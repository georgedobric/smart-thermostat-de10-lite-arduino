==> flow/design.v <==
module Project (
    input CLOCK_50,
    input [1:0] KEY, 
	 input [9:0] SW,
    inout [13:0] ARDUINO_IO,    
    output [6:0] HEX0,     
    output [6:0] HEX1,
	 output [6:0] HEX2,
	 output [6:0] HEX3,
	 output [6:0] HEX4,
	 output [6:0] HEX5,
    output [3:0] LEDR
);
    wire [7:0] temp_data_bus_in = ARDUINO_IO[7:0];  
    wire data_valid_pulse_in    = ARDUINO_IO[13];   
	 wire reset_n = SW[0];
    wire reset = ~reset_n;
    wire data_valid_sync;
    synchronizer sync_inst_temp (
        .clk(CLOCK_50),
        .data_in(data_valid_pulse_in),
        .data_out(data_valid_sync)
    );
    reg data_valid_d;
    always @(posedge CLOCK_50) data_valid_d <= data_valid_sync;
    wire capture_pulse = data_valid_sync & ~data_valid_d;
    reg [7:0] current_temperature;
    always @(posedge CLOCK_50) begin
        if (reset)
            current_temperature <= 8'd0;
        else if (capture_pulse)
            current_temperature <= temp_data_bus_in;
    end
    wire [7:0] display_temp = (current_temperature == 8'd0 || current_temperature > 8'd99)
                              ? 8'd99 : current_temperature;
    assign HEX0 = seg7(display_temp % 10);  
    assign HEX1 = seg7(display_temp / 10);  
    assign LEDR[0] = capture_pulse;  
    assign LEDR[3:1] = current_temperature[2:0];  
	 wire inc_pulse_in = ARDUINO_IO[9];
	 wire dec_pulse_in = ARDUINO_IO[10];
	synchronizer sync_inc (
    .clk(CLOCK_50),
    .data_in(inc_pulse_in),
    .data_out(inc_sync)
	);
	synchronizer sync_dec (
    .clk(CLOCK_50),
    .data_in(dec_pulse_in),
    .data_out(dec_sync)
	);
	reg inc_d, dec_d;
	always @(posedge CLOCK_50) begin
		if (reset) begin
			inc_d <= 0;
			dec_d <= 0;
		end else begin
			inc_d <= inc_sync;
			dec_d <= dec_sync;
		end
	end
	wire inc_edge = inc_sync & ~inc_d;
	wire dec_edge = dec_sync & ~dec_d;
	reg [7:0] set_temp = 8'd22;
	always @(posedge CLOCK_50) begin
		if (reset)
			set_temp <= 8'd22;
		else if (inc_edge && set_temp < 8'd99)
			set_temp <= set_temp + 1;
		else if (dec_edge && set_temp > 8'd0)
			set_temp <= set_temp - 1;
	end
	assign HEX2 = seg7(set_temp % 10);  
	assign HEX3 = seg7(set_temp / 10);  
	wire [1:0] letter_sel;
	assign letter_sel = (display_temp > set_temp) ? 2'd0 :   
                    (display_temp == set_temp) ? 2'd1 :  
                    2'd2;  
	assign HEX5 = seg_letter(letter_sel);
	function [6:0] seg_letter;
		input [1:0] sel;  
		case(sel)
			2'd0: seg_letter = 7'b1000110;  
			2'd1: seg_letter = 7'b1000000;  
			2'd2: seg_letter = 7'b0001001;  
			default: seg_letter = 7'b1111111;  
		endcase
	endfunction
	wire flame_detected = ARDUINO_IO[11];
	assign HEX4 = flame_detected ? 7'b0001110 : 7'b1111111;
    function [6:0] seg7(input [3:0] b);
        case (b)
            4'd0: seg7 = 7'b1000000;
            4'd1: seg7 = 7'b1111001;
            4'd2: seg7 = 7'b0100100;
            4'd3: seg7 = 7'b0110000;
            4'd4: seg7 = 7'b0011001;
            4'd5: seg7 = 7'b0010010;
            4'd6: seg7 = 7'b0000010;
            4'd7: seg7 = 7'b1111000;
            4'd8: seg7 = 7'b0000000;
            4'd9: seg7 = 7'b0010000;
            default: seg7 = 7'b1111111;  
        endcase
    endfunction
endmodule
module synchronizer(
    input clk,
    input data_in,
    output data_out
);
    reg d1, d2;
    always @(posedge clk) begin
        d1 <= data_in;
        d2 <= d1;
    end
    assign data_out = d2;
endmodule
# Reports on Project
# The steps from the RTL of Project to its reports follow in flow order.
# Lines are those of the file above, counted from 1.
# Operators carry their Yosys type and port widths (W data, S select, Z words).
# Cell names lack the library's common part.
# Not given: -
# setup
top	Project
clock	CLOCK_50
cell_library	sky130hd
pvt_corner	tt_025C_1v80

# After elaboration
# Source: Yosys, flattened and elaborated, memories not mapped. Widths are those after wreduce. Registers that Yosys merges into a memory's read port (data or address) are not register bits. Print and check cells do not count. Equal cells are merged and count once.
# Memory sizes are those after Yosys's memory passes, which may raise the word count (mostly to a power of two), join words into wider ones and drop unused or constant bits.
# word_totals
ff_bits	25
latchBits	0
ram_bits	0
romBits	448
clocked_rd_ports_x_width	0
memories	4
inputBits	13
output_inout_bits	60
# memory_table
name	size	word_bits	read_ports	wr	line_no	source
(no name shown)	16	7	1	0	92	case (b)
(no name shown)	16	7	1	0	92
(no name shown)	16	7	1	0	92
(no name shown)	16	7	1	0	92
# classes
addsub	2
multipliers	0
div_mod_pow	4
cmp	4
equal	3
shifts	0
muxes	7
n_logic	6
reduce_logical	6
# ops
cell	count
$div A8 B4 Y32 const B	2
$mod A8 B4 Y32 const B	2
$mux W8	3
$pmux W7 S3	1
$add A8 B1 Y8 const B	1
$sub A8 B1 Y8 const B	1
$gt A8 B1 Y1 const B	1
$gt A8 B7 Y1 const B	1
$lt A8 B7 Y1 const B	1
$gt A8 B8 Y1	1
$eq A8 B8 Y1	1
$logic_not A8 Y1	1
$mux W7	1
$mux W2	2
$and A1 B1 Y1	3
$not A1 Y1	3
$logic_and A1 B1 Y1	2
$eq A2 B1 Y1 const B	1
$eq A2 B2 Y1 const B	1
$logic_not A2 Y1	1
$reduce_bool A2 Y1	1
$logic_or A1 B1 Y1	1

# Logic depth
# Longest topological path by Yosys (ltp), each cell counted once; first at word level (registers and memories cut), then after technology mapping (sequential cells cut; the memories' decode and read muxes count).
# logic_depth
ltp_word	8
ABC_AREA	1
depth_mapped	29
mapped_depth_nobuf	29

# After synthesis
# Source: synth_stat.txt of the flow (Yosys; design flattened, memories mapped). It holds for the ABC_AREA given above (unset counts as 0); a run with the other value may have another netlist.
# by_type
cell	count	area_total_um2
dfxtp_1	25	500.48
ha_1	36	450.432
nand2_1	118	442.925
nand3_1	60	300.288
inv_1	65	243.984
o21ai_0	27	135.13
nor2_1	30	112.608
nand2_2	17	106.352
a21oi_1	21	105.101
buf_4	14	105.101
nand4_1	8	50.048
xor2_1	5	43.792
nand3b_1	5	37.536
o211ai_1	5	37.536
inv_2	9	33.782
nor2_2	5	31.28
o21bai_1	4	30.029
xnor2_1	3	26.275
# Not listed: further types 24, cells in them 32.
# mapped
cell_count	489
mapped_area_um2	3074.2
seq_area_um2	500.5
flip_flops	25

# Worst setup path after synthesis
# Source: OpenSTA report_checks on the synthesized netlist (no wires, ideal clock, input and output delay 20% of the period each), path of least setup slack; recovery checks are left aside. Register names are those of the netlist, which keeps one name where synthesis merged equal registers.
# synth_path
path_kind	reg2out
start	register set_temp[5]
end	output port HEX2[3]
period_ps	5050
out_delay_ps	1010
t_arrival_ps	3137
setup_slack_ps	903
delay_ps	3137
stages	26
path_buffers	1
period_less_setup_slack_ps	4147
# "delay_ps" is the arrival time less input delay plus setup time.
# At an output port there is no setup time.
# "stages": output pins that drive a net of the path, with the launching flip-flop's if there is one; two outputs of one cell count as two.
# "period_less_setup_slack_ps" = period - worst setup slack (recovery checks aside). The figure is calculated, with input and output delays left at 20% of the set period.
# Between the ends stands the longest chain of elaborated cells between them, by number of cells; it is not shown to be the way that was timed. Of several equally long chains one is given.
# A line is the first line of the expression or statement that the cell stems from. Yosys adds cells for indexed reads and writes and turns some case tables into memories.
# The chain passes a memory read, where the word-level depth is cut; so it can be longer than that depth.
# A register here has more assigning lines than the two given.
# synth_via
path_cell_list	dfxtp_1 -> inv_1 -> nand2_2 -> ha_1 -> o21ai_1 -> nand3_1 -> nand2_1 -> nand3_2 -> nand2_2 -> nand2_2 -> buf_6 -> nand2_2 -> nand2_1 -> nor2_4 -> nand3_4 -> nand2_2 -> nand3_1 -> nand2_4 -> nand4_4 -> nand2_1 -> nand2_2 -> ha_1 -> inv_1 -> nand2_1 -> nand3_1 -> nand2_1
elab_chain_cells	2
# synth_rtl
item	line_no	source
from (decl)	64	reg [7:0] set_temp = 8'd22;
from (assign)	69	set_temp <= set_temp + 1;
from (assign)	71	set_temp <= set_temp - 1;
$mod A8 B4 Y32	73	assign HEX2 = seg7(set_temp % 10);
$mem_v2 Z16 W7	92	case (b)
to (decl)	8	output [6:0] HEX2,

Data sheet: physical implementation of Project

Top module Project; platform sky130hd; tools Yosys and OpenROAD; 2 stored runs in no particular order. Input and output delays are each 20% of the period that was set; the output load is 0.01 pF.

Run A, flow files:
==> flow/run.sh <==
#!/bin/bash
# the make line also repeats the synthesis and layout settings of config.mk as NAME=value (left out here)
make -C /OpenROAD-flow-scripts/flow DESIGN_CONFIG=/design/flow/config.mk WORK_HOME=/design/flow/orfs CLKGATE_MAP_FILE= finish
==> flow/config.mk <==
export PLATFORM = sky130hd
export DESIGN_NAME = Project
export DESIGN_NICKNAME = Project
export VERILOG_FILES = /design/flow/design.v
export SDC_FILE = /design/flow/constraint.sdc
export NUM_CORES = 4
export LEC_CHECK = 0
export ABC_AREA = 1
export CAP_MARGIN = 0
export CORE_MARGIN = 2
export CORE_UTILIZATION = 60
export CTS_CLUSTER_DIAMETER = 348
export CTS_CLUSTER_SIZE = 20
export MIN_ROUTING_LAYER = met2
export PLACE_DENSITY = 0.43
export SETUP_SLACK_MARGIN = 0.2
export SLEW_MARGIN = 20
==> flow/constraint.sdc <==
create_clock -name core_clock -period 3.39 [get_ports {CLOCK_50}]
set_input_delay 0.6780 -clock core_clock [delete_from_list [all_inputs] [get_ports {CLOCK_50}]]
set_output_delay 0.6780 -clock core_clock [all_outputs]
set_load 0.01 [all_outputs]

Run A: did not finish, clock tree synthesis stopped with DPL-0038

Run B, flow files:
==> flow/run.sh <==
#!/bin/bash
# the make line also repeats the synthesis and layout settings of config.mk as NAME=value (left out here)
make -C /OpenROAD-flow-scripts/flow DESIGN_CONFIG=/design/flow/config.mk WORK_HOME=/design/flow/orfs CLKGATE_MAP_FILE= finish
==> flow/config.mk <==
export PLATFORM = sky130hd
export DESIGN_NAME = Project
export DESIGN_NICKNAME = Project
export VERILOG_FILES = /design/flow/design.v
export SDC_FILE = /design/flow/constraint.sdc
export NUM_CORES = 4
export LEC_CHECK = 0
export CAP_MARGIN = 20
export CORE_MARGIN = 2
export CORE_UTILIZATION = 40
export SLEW_MARGIN = 20
==> flow/constraint.sdc <==
create_clock -name core_clock -period 6.02 [get_ports {CLOCK_50}]
set_input_delay 1.2040 -clock core_clock [delete_from_list [all_inputs] [get_ports {CLOCK_50}]]
set_output_delay 1.2040 -clock core_clock [all_outputs]
set_load 0.01 [all_outputs]

Run B: did not finish, routing stopped with RSZ-0074
